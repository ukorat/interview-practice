==> flow/design.v <==
module streamInverse
#(parameter N = 4)
(
 input clk, rst,
 input [31:0] in1,
 output logic [31:0] out,
 output logic valid,
 output logic ready
);
logic [31:0] tempReg [N-1:0]; 
localparam s0 = 1'b0;
localparam s1 = 1'b1;
logic curState;
logic [$clog2(N)-1:0] counter;
always @(posedge clk) begin
if (!rst) begin
	out <= '0;
	curState <= s0;
	ready <= 1'b1;
    valid <= 1'b0;
    counter <= '0;
end
else begin
    case (curState)
s0 : begin
	if (counter < N-1) begin
	    tempReg[counter] <= in1;
	    counter <= counter + 1'b1; 
        valid <=0;
	end 
    else begin
        tempReg[counter] <= in1;
	    curState <= s1;
	    ready <= 0;
    end
end
s1 : begin
	if (counter == 0) begin
        curState <= s0;
        ready <= 1'b1;
    end
     else begin
        counter <= counter - 1'b1;
    end
    out <= tempReg[counter];
    valid <=1;
end
default : curState <= 'X;
    endcase
end
end
endmodule  
* Reports on streamInverse *
The steps from the RTL of streamInverse to its reports follow in flow order.
Line numbers count from 1 in the design file above.
Operators carry their Yosys type and port widths (W data, S select, Z words).
Cell names lack the library's common part.
A cell with -- has no value.

set-up
  design top = streamInverse
  clock port = clk
  library = sky130hd
  timing corner = tt_025C_1v80

* Word-level counts *
Yosys after proc, flatten, opt, wreduce and memory -nomap, before mapping. Memory bits, and registers merged into a memory's read port (data or address), are not among the register bits. Print and check cells are not counted. Equal cells are merged and count once.
Memory sizes are those after Yosys's memory passes, which may raise the word count (mostly to a power of two), join words into wider ones and drop unused or constant bits.

word-level totals
  flip-flop bits (word level) = 5
  memory bits (writable) = 128
  word width x clocked read ports = 32
  memory cells = 1
  input bits = 34

memory list
  memory   words  bits a word  read ports  wr ports  RTL line  source
  tempReg  4      32           1           1         10        logic [31:0] tempReg [N-1:0];

operators by class
  add/subtract/negate cells = 2
  $lt $le $gt $ge = 1
  equal/unequal tests = 4
  multiplexer cells = 55
  bitwise logic cells = 33
  reductions and logical operators = 4

operators with widths
  kind                   number
  $mux W32               10
  $pmux W32 S2           2
  $mux W1                37
  $or A1 B1 Y1           32
  $ne A2 B2 Y1 const B   3
  $pmux W1 S2            3
  $reduce_and A2 Y1      2
  $pmux W2 S2            1
  $mux W2                2
  $add A2 B1 Y2 const B  1
  $sub A2 B1 Y2 const B  1
  $ne A2 B1 Y1 const B   1
  $lt A2 B2 Y1 const B   1
  $logic_not A2 Y1       1
  $not A1 Y1             1
  $logic_not A1 Y1       1

* Longest topological paths *
Yosys ltp: most cells in a row. Word level: on the elaborated netlist, between registers, memories and ports. Mapped: between sequential cells and ports; inverters and the memories' decode and read muxes count.

logic depth
  depth after elaboration = 5
  ABC_AREA = 1
  mapped depth = 9
  mapped depth without buffers = 7

* Mapped cells and area *
Source: synth_stat.txt of the flow (Yosys; design flattened, memories mapped). It holds for the ABC_AREA given above (unset counts as 0); a run with the other value may have another netlist.

synthesis totals
  standard cells after synthesis = 529
  chip area (Yosys) = 6,316.1 µm²
  sequential part of the area = 4,584.4 µm²
  flip-flops = 165

cells by type
  cell type  number  area in all (µm²)
  edfxtp_1   128     3.84E+03
  dfxtp_1    37      740.71
  nand2_1    144     540.518
  nand3_1    79      395.379
  nor2_1     57      213.955
  o21ai_0    26      130.125
  nand3_2    11      110.106
  buf_6      7       78.826
  buf_2      12      60.058
  buf_4      6       45.043
  buf_12     1       20.019
  nor2_8     1       20.019
  inv_1      5       18.768
  buf_8      1       15.014
  clkbuf_1   4       15.014
  inv_4      2       12.512
  o211ai_2   1       12.512
  nand2_4    1       11.261

Not listed: further types 5, cells in them 6.

* Worst setup path after synthesis *
Path of least setup slack by OpenSTA after synthesis, without wires, with an ideal clock, recovery checks aside; 20% of the period is set as input and as output delay. Where synthesis merged equal registers, the netlist keeps one of their names.

timing after synthesis
  path kind = input to register
  start point = in rst
  end point = mem tempReg[1][0]
  period = 4,860 ps
  external input delay = 972 ps
  library setup time = 461 ps
  time at the first pin = 972 ps
  data arrival time = 3,300 ps
  data required time = 4,399 ps
  path slack = 1,099 ps
  delay of the path = 2,789 ps
  stages on the path = 2
  synthesis period reached = 3,761 ps

"delay of the path" is the arrival time less input delay plus setup time.
"stages on the path" counts driving pins, that of a launching flip-flop among them; a cell with two outputs on the path counts twice.
"synthesis period reached" is the clock period less the worst setup slack; recovery checks do not enter. This is arithmetic on one report: input and output delays are still those of the set period (20% each).

on the way, after synthesis
  cell sequence = nand2_1 > nor3_1

RTL lines, path after synthesis
  element             RTL line  source
  start: declaration  4         input clk, rst,
  end: declaration    10        logic [31:0] tempReg [N-1:0];

Chain of elaborated cells between the ends: none given.

* Path in the finished layout *
From the final timing report of stored run 1: the path of least setup slack in the routed layout; clock arrival at registers is part of the times.
The path's times are printed in steps of 10 ps; the period is the one set.

timing post-layout
  path kind = input to register
  start point = in rst
  end point = mem tempReg[1][30]
  period = 6,760 ps
  external input delay = 1,350 ps
  library setup time = 330 ps
  time at the first pin = 1,350 ps
  data arrival time = 3,590 ps
  data required time = 6,840 ps
  path slack = 3,250 ps
  stages on the path = 5

on the way, post-layout
  cell sequence = clkdlybuf4s50_1 > buf_4 > nand2_1 > nor3_2 > buf_4

RTL lines, path post-layout
  element             RTL line  source
  start: declaration  4         input clk, rst,
  end: declaration    10        logic [31:0] tempReg [N-1:0];

Chain of elaborated cells between the ends: none given.

## Implementation results

streamInverse through Yosys and OpenROAD on sky130hd: 2 stored runs, unordered, with their settings and measured results. The constraints put input and output delay at 20% of the set period each and load the outputs with 0.01 pF.
"period achieved" = clock period - worst setup slack. The figure is calculated, with input and output delays left at 20% of the set period.
"time used up by the worst setup path" is the time allowed to the run's worst setup path (the clock period less input and output delay, where it has them) less its slack. Clock arrival times count: a late capture clock shortens it, a late launch clock lengthens it.
"total power of the final layout" rests on the timing tool's default activity at the inputs, not on a simulated workload.
"time used up by the worst setup path" is given in steps of 10 ps.
Among the settings, - means not set for that run.
A result given as - is not shown for that run.

name                                       stored run 1       stored run 2
period_ns                                  6.76               3.57
CORE_UTILIZATION                           56                 51
SETUP_SLACK_MARGIN                         -0.37              0.29
PLACE_DENSITY_LB_ADDON                     0.14               -
CORE_ASPECT_RATIO                          1.46               -
ABC_AREA                                   1                  1
GPL_TIMING_DRIVEN                          1                  -
CTS_CLUSTER_DIAMETER                       49                 138
CAP_MARGIN                                 15                 35
SLEW_MARGIN                                30                 20
MAX_ROUTING_LAYER                          met4               met4
CORE_MARGIN                                2                  4
PLACE_DENSITY                              -                  0.61
CELL_PAD_IN_SITES_GLOBAL_PLACEMENT         -                  3
GPL_ROUTABILITY_DRIVEN                     -                  1
MIN_ROUTING_LAYER                          -                  met2
total power of the final layout (mW)       2.495              -
utilization of the finished layout (%)     69.7               -
period achieved (ps)                       3,513              -
area of the die (µm²)                      12,158.9           -
chip area after synthesis (Yosys) (µm²)    6,316.1            -
summed negative setup slack (ps)           0                  -
worst hold slack in the final report (ps)  456                -
worst setup slack after layout (ps)        3,247              -
time used up by the worst setup path (ps)  2,160              -
worst setup path type                      input to register  -
standard-cell area after layout (µm²)      7,617.3            -

Stored run 2: no results, placement failed with GPL-0301
