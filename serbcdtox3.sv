==> flow/design.v <==
module serbcdtox3
(
input clk, rst_b,
input inval,
input in,
output logic out,
output logic outval,
output logic [3:0] x3code
);
logic [1:0] count;
logic carry;
always_ff @(posedge clk or negedge rst_b) begin
    if (!rst_b) begin
        outval <= 1'b0;
        carry <= 1'b0;
        count <= 2'b11;
    end
    else begin
        if (inval) begin
            outval <= 1'b1;
            {carry, out} <= in + carry + count[1];
            x3code[3-count] <= in + carry + count[1];
            count <= count - 1'b1;
        end
        else begin
            outval <= 1'b0;
        end
    end
end
endmodule
* Tool chain data of serbcdtox3 *
The steps from the RTL of serbcdtox3 to its reports follow in flow order.
Lines are those of the file above, counted from 1.
Operators: Yosys type, input widths -> output width; for muxes data width and select width s.
Cell names lack the library's common part.
Not given: n/a

design
  top module = serbcdtox3
  clock input = clk
  library = sky130hd
  timing corner = tt_025C_1v80

* After elaboration *
Source: Yosys, flattened and elaborated, memories not mapped. Widths are those after wreduce. Registers that Yosys merges into a memory's read port (data or address) are not register bits. Print and check cells do not count.

storage and ports
  register bits after elaboration = 9
  bits of input ports = 4
  output and inout port bits = 6
  cells after elaboration = 19

cells by class
  $add $sub $neg = 7
  shifts and indexed selects = 2
  multiplexer cells = 1
  bitwise operators = 3
  reduce/logical cells = 1

operators by type and width
  cell                    count
  $shift 1x33->4          1
  $shift 1x33->4 const A  1
  $neg 32->33             1
  $and 4x4->4             1
  $or 4x4->4              1
  $not 4->4               1
  $sub 2x2->3 const A     1
  $add 1x1->2             1
  $add 1x1->1             2
  $add 2x1->2             1
  $sub 2x1->2 const B     1
  $reduce_and 2->1        1
  $mux 1                  1

* Depth *
Depth = most cells in a row (Yosys ltp): at word level without a register or memory, in the mapped netlist without a sequential cell, where the memories' decode and read muxes count.

depth
  word-level depth = 6
  ABC_AREA = 0
  mapped depth = 4
  depth with buffers taken out = 4

* Synthesis result *
Source: synth_stat.txt of the flow (Yosys; design flattened, memories mapped). It holds for the ABC_AREA given above (unset counts as 0); a run with the other value may have another netlist.

mapped netlist
  cell count = 36
  synthesis area = 461.7 sq um
  sequential area = 252.7 sq um
  flip-flop cells = 9
  buffer cells = 0

cells by type
  type      count  area in all (sq um)
  edfxtp_1  5      150.144
  ha_1      5      62.56
  dfstp_2   2      52.55
  dfrtp_1   2      50.048
  inv_1     9      33.782
  fa_1      1      20.019
  a32o_2    1      11.261
  a32o_1    1      10.01
  mux2i_1   1      10.01
  nor3_2    1      10.01
  a22o_1    1      8.758
  nand4b_1  1      8.758
  xor2_1    1      8.758
  nor2_1    2      7.507
  and2_1    1      6.256
  o22ai_1   1      6.256
  a21oi_1   1      5.005

* Timing after synthesis *
Source: OpenSTA report_checks on the synthesized netlist (no wires, ideal clock, input and output delay 20% of the period each), path of least setup slack; recovery checks are left aside. Register names are those of the netlist, which keeps one name where synthesis merged equal registers.

timing path post-synthesis
  path kind = flip-flop to flip-flop
  from = register count[1]
  to = register x3code[2]
  clock period = 2530 ps
  setup time = 257 ps
  launch time at the first pin = 0 ps
  data arrival time = 1467 ps
  required time = 2273 ps
  slack = 806 ps
  path delay = 1724 ps
  stages = 5
  buffers on the path = 0
  period reached after synthesis = 1724 ps

"path delay" = arrival - input delay + setup time.
"stages" counts driving pins, that of a launching flip-flop among them; a cell with two outputs on the path counts twice.
"period reached after synthesis" is the clock period less the worst setup slack; recovery checks do not enter. This is arithmetic on one report: input and output delays are still those of the set period (20% each).
Between the ends stands the longest chain of elaborated cells between them, by number of cells; it is not shown to be the way that was timed. Of several equally long chains one is given.
Each line given opens the expression or statement behind the cell; cells for indexed reads and writes are added by Yosys, which also makes memories of some case tables.
Where a signal picks the word or bit written, the line may be left out of the assigning lines.

between the ends, post-synthesis
  cells stage by stage = dfstp_2 -> inv_1 -> fa_1 -> nor3_2 -> a32o_2
  cells in the longest elaborated chain = 6
  elaborated cells on any way between the ends = 8
  RTL lines with such cells = 1
  those cells by class = add/sub: 3; shift: 2; logic: 3

ends and longest elaborated chain, post-synthesis
  what             RTL line  RTL
  start, declared  10        logic [1:0] count;
  start, assigned  16        count <= 2'b11;
  start, assigned  23        count <= count - 1'b1;
  $sub 2x2->3      22        x3code[3-count] <= in + carry + count[1];
  $neg 32->33      22
  $shift 1x33->4   22
  $not 4->4        22
  $and 4x4->4      22
  $or 4x4->4       22
  end, declared    8         output logic [3:0] x3code

* Timing after layout *
From the final timing report of stored run 2: the path of least setup slack in the routed layout; clock arrival at registers is part of the times.
The report prints the path's times to 10 ps; the period is as set.

timing path post-layout
  path kind = input port to flip-flop
  from = input port in
  to = register x3code[2]
  clock period = 2220 ps
  external input delay = 440 ps
  setup time = 240 ps
  launch time at the first pin = 440 ps
  data arrival time = 1870 ps
  required time = 2230 ps
  slack = 360 ps
  stages = 5
  buffers on the path = 1

Between the ends stands the longest chain of elaborated cells between them, by number of cells; it is not shown to be the way that was timed. Of several equally long chains one is given.
Where a signal picks the word or bit written, the line may be left out of the assigning lines.

between the ends, post-layout
  cells stage by stage = clkdlybuf4s50_1 -> inv_1 -> fa_1 -> nor3_2 -> a32o_2
  cells in the longest elaborated chain = 4
  elaborated cells on any way between the ends = 4
  RTL lines with such cells = 1
  those cells by class = add/sub: 2; shift: 1; logic: 1

ends and longest elaborated chain, post-layout
  what             RTL line  RTL
  start, declared  5         input in,
  $add 1x1->1 x2   22        x3code[3-count] <= in + carry + count[1];
  $shift 1x33->4   22
  $or 4x4->4       22
  end, declared    8         output logic [3:0] x3code

Appendix: measured runs

2 stored runs of serbcdtox3 in the flow (synthesis by Yosys, layout by OpenROAD, sky130hd cells), in arbitrary order. Constraints: input delay and output delay 20% of the set period each, output load 0.01 pF.
"achieved clock period": clock period set for the run, less the worst setup slack. It is reckoned from that one timing run; input and output delays stay at 20% of the period that was set.
"total power after layout": no workload was simulated; the value follows from the tool's default switching activity.
Among the settings, - means not set for that run.
A result given as - is not shown for that run.

name                                                       stored run 1  stored run 2
period_ns                                                  1.1           2.22
CORE_UTILIZATION                                           67            40
SETUP_SLACK_MARGIN                                         -0.04         -
HOLD_SLACK_MARGIN                                          -0.0          -
CELL_PAD_IN_SITES_GLOBAL_PLACEMENT                         3             -
TNS_END_PERCENT                                            10            -
GPL_TIMING_DRIVEN                                          1             -
CTS_CLUSTER_DIAMETER                                       347           -
CAP_MARGIN                                                 30            20
SLEW_MARGIN                                                25            20
CORE_MARGIN                                                2             2
Yosys chip area after synthesis (sq um)                    -             461.7
summed negative setup slack (ps)                           -             0
total power after layout (uW)                              -             745.9
die footprint (sq um)                                      -             1442.1
worst slack on setup checks (ps)                           -             359
achieved clock period (ps)                                 -             1861
area of the standard cells in the finished layout (sq um)  -             595.6

Stored run 1: not finished: floorplanning ended with error PDN-0185
