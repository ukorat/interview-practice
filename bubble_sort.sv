==> flow/design.v <==
module bubble_sort
#(
parameter BW = 8,
parameter N = 8
)
(input clk, rstn,
 input [N*BW-1:0] inNum,
 output logic [N*BW-1:0] outNum);
 logic [BW-1:0] array [N-1:0];
 logic [BW-1:0] temp [N-1:0];
 logic [BW-1:0] temp_val;
always @(posedge clk) begin
	for (int i = 0; i < N; i++) begin
		array[i] <= inNum[i*BW +: BW];
	end
end
always @(*) begin
for (int j = 0; j < N; j++) begin
	temp[j] = array[j];
end
for (int k = 0; k < N; k++) begin
	for (int l = 0; l < (N-1)-k; l++) begin
		if (temp[l] > temp[l+1]) begin
			temp_val = temp[l];
			temp[l] = temp[l+1];
			temp[l+1] = temp_val;
		end
	end
end
end
always @(posedge clk) begin
	for (int i= 0; i<N; i++) begin
		outNum[i*BW +: BW] <= temp[i];
	end
end
endmodule
# Reports on bubble_sort
# What the tools print for bubble_sort, step after step.
# Lines are those of the file above, counted from 1.
# Cell names lack the library's common part.
# The mark n/a stands for no value.
# inputs
top	bubble_sort
clock_port	clk
cell_library	sky130hd
pvt_corner	tt_025C_1v80

# Elaborated design
# Yosys after proc, flatten, opt, wreduce and memory -nomap, before mapping. Enables and synchronous resets that opt folds into registers are not counted as muxes. Print and check cells are not counted. Equal cells are merged and count once.
# bits
romBits	0
mem_count	0
latch_bits	0
ff_bits	128
in_bits	66
clocked_rd_ports_x_width	0
ram_bits	0
# op_classes
n_mul	0
n_shift	0
reduce_logical	0
eq_ne	0
n_logic	0
div_mod_pow	0
n_addsub	0
mux	56
cmp	28
# op_table
operator	count
2-to-1 mux 8 bit	56
greater-than comparator 8 bit	28

# Logic depth
# Yosys ltp: most cells in a row. Word level: on the elaborated netlist, between registers, memories and ports. Mapped: between sequential cells and ports; inverters and the memories' decode and read muxes count.
# logic_depth
ltp_word	26
abc_area	0
ltp_mapped	149
depth_no_buf	133

# Mapped cells and area
# Yosys stat after the flow's synthesis: flattened, memories mapped to cells. It holds for the ABC_AREA given above (unset counts as 0); a run with the other value may have another netlist.
# Totals and module areas in this step are rounded.
# by_type
cell_type	count	type_area_um2
dfxtp_1	128	2.56E+03
ha_1	190	2377.28
mux2i_1	109	1.09E+03
a21oi_1	176	880.845
o21ai_0	154	770.739
mux2_2	62	698.17
inv_1	178	668.141
nand2_1	160	600.576
nor2_1	153	574.301
a21o_1	47	352.838
o21a_1	28	210.202
nand3_1	36	180.173
a211oi_1	23	172.666
nor3_1	34	170.163
and2_1	25	156.4
clkbuf_1	39	146.39
nand4_1	23	143.888
o21ai_1	28	140.134
# Not listed: further types 85, cells in them 331.
# synth_totals
area_um2	14600
cell_count	1924
ff_cells	128
sequential_area_um2	2560

# Path before layout
# OpenSTA on the mapped netlist: ideal clock, no wires. The path of least setup slack (recovery checks aside). Input and output delay are each 20% of the period. Register names are those of the netlist, which keeps one name where synthesis merged equal registers.
# synth_path
path_type	register to register
start	register array[1][1]
end	register outNum[3]
path_stages	142
clock_period_ps	31700
n_path_buf	16
path_slack_ps	4982
path_delay_ps	26718
launch_ps	0
arrival_ps	26640
period_less_setup_slack_ps	26718
# "path_delay_ps" = arrival - input delay + setup time.
# "path_stages" counts driving pins, that of a launching flip-flop among them; a cell with two outputs on the path counts twice.
# "period_less_setup_slack_ps" = period - worst setup slack (recovery checks aside). The figure is calculated, with input and output delays left at 20% of the set period.
# Between the ends stands the longest chain of elaborated cells between them, by number of cells; it is not shown to be the way that was timed. Of several equally long chains one is given.
# A line is the first line of the expression or statement that the cell stems from. Yosys adds cells for indexed reads and writes and turns some case tables into memories.
# synth_between
cell_sequence	dfxtp_1 -> inv_1 -> ha_1 -> nand4_1 -> or2_1 -> and2_1 -> buf_2 -> nor2_4 -> mux2i_1 -> inv_1 -> ha_1 -> nand4_2 -> or2_1 -> and2_1 -> buf_2 -> nor2_1 -> clkbuf_1 -> o21ai_0 -> (+106 left out) -> ha_1 -> a21o_1 -> a21o_1 -> a21oi_1 -> a21boi_0 -> or3b_2 -> a2bb2oi_2 -> a21oi_1 -> or2_1 -> ha_1 -> a21oi_1 -> o22ai_1 -> nor2_1 -> o21ai_0 -> o21a_1 -> clkbuf_1 -> nor2_1 -> nor3_1
elab_chain_cells	26
cone_cells	77
cone_lines	1
# synth_lines
item	line_no	text
from (decl)	9	logic [BW-1:0] array [N-1:0];
from (assign)	14	array[i] <= inNum[i*BW +: BW];
greater-than comparator 8 bit	23	if (temp[l] > temp[l+1]) begin
2-to-1 mux 8 bit	23
greater-than comparator 8 bit	23
2-to-1 mux 8 bit	23
greater-than comparator 8 bit	23
2-to-1 mux 8 bit	23
greater-than comparator 8 bit	23
(+12 left out)	n/a
2-to-1 mux 8 bit	23
greater-than comparator 8 bit	23
2-to-1 mux 8 bit	23
greater-than comparator 8 bit	23
2-to-1 mux 8 bit	23
greater-than comparator 8 bit	23
2-to-1 mux 8 bit	23
to (assign)	33	outNum[i*BW +: BW] <= temp[i];
to (decl)	8	output logic [N*BW-1:0] outNum);

# Timing after layout
# Path of least setup slack in the final report of record 1 (OpenROAD, finished layout, wires in). Where an end is a register, its clock arrival counts in the times.
# The report prints the path's times to 10 ps; the period is as set.
# layout_path
path_type	register to register
start	register array[1][1]
end	register outNum[0]
clock_period_ps	49700
launch_ps	490
path_slack_ps	17410
path_stages	124
n_path_buf	4
arrival_ps	32660
# Between the ends stands the longest chain of elaborated cells between them, by number of cells; it is not shown to be the way that was timed. Of several equally long chains one is given.
# layout_between
cell_sequence	dfxtp_1 -> inv_1 -> ha_1 -> nand4_1 -> or2_1 -> and2_1 -> nor2_4 -> mux2i_1 -> inv_1 -> ha_1 -> a21oi_1 -> o21ai_0 -> and2_1 -> nor2_1 -> buf_4 -> o21ai_0 -> ha_1 -> a21oi_1 -> (+88 left out) -> inv_1 -> ha_1 -> a21o_1 -> a21o_1 -> a21oi_1 -> a21boi_0 -> or3b_2 -> a2bb2oi_2 -> a21oi_1 -> or2_1 -> ha_1 -> a21oi_1 -> o22ai_1 -> nor2_1 -> o21ai_0 -> o21a_1 -> and4_1 -> a211oi_1
elab_chain_cells	26
cone_cells	77
cone_lines	1
# layout_lines
item	line_no	text
from (decl)	9	logic [BW-1:0] array [N-1:0];
from (assign)	14	array[i] <= inNum[i*BW +: BW];
greater-than comparator 8 bit	23	if (temp[l] > temp[l+1]) begin
2-to-1 mux 8 bit	23
greater-than comparator 8 bit	23
2-to-1 mux 8 bit	23
greater-than comparator 8 bit	23
2-to-1 mux 8 bit	23
greater-than comparator 8 bit	23
(+12 left out)	n/a
2-to-1 mux 8 bit	23
greater-than comparator 8 bit	23
2-to-1 mux 8 bit	23
greater-than comparator 8 bit	23
2-to-1 mux 8 bit	23
greater-than comparator 8 bit	23
2-to-1 mux 8 bit	23
to (assign)	33	outNum[i*BW +: BW] <= temp[i];
to (decl)	8	output logic [N*BW-1:0] outNum);

# Stored flow runs of bubble_sort (2 of them; Yosys, OpenROAD, sky130hd). They differ in their settings and are not a sequence. Constraints: input delay and output delay 20% of the set period each, output load 0.01 pF.
# "worst_setup_path_time_ps" means the part of the period allowed to the worst setup path (the constraints hold back 20% at inputs and 20% at outputs) less its slack; where the path has registers, the arrival times of their clocks count too.
# "worst_setup_path_time_ps" is given in steps of 10 ps.
# Results are given in rounded form.
# Among the settings, . means not set for that run.
item,record 1,record 2
period_ns,49.7,25.3
CORE_UTILIZATION,24,34
PLACE_DENSITY,0.78,.
CORE_MARGIN,4,3
CELL_PAD_IN_SITES_GLOBAL_PLACEMENT,3,.
TNS_END_PERCENT,15,.
GPL_TIMING_DRIVEN,1,.
GPL_ROUTABILITY_DRIVEN,0,0
CAP_MARGIN,5,20
SLEW_MARGIN,10,10
MIN_ROUTING_LAYER,met2,.
SETUP_SLACK_MARGIN,.,3.55
PLACE_DENSITY_LB_ADDON,.,0.02
CELL_PAD_IN_SITES_DETAIL_PLACEMENT,.,0
ABC_AREA,.,1
MAX_ROUTING_LAYER,.,met5
synthArea_um2,14600,13200
total_die_area_um2,65000,41100
layout_stdcell_area_um2,17300,16100
final_setup_ws_ps,17400,5390
fin_tns_ps,0,0
worst_setup_path_time_ps,32290,19910
critical_path_kind,register to register,register to register
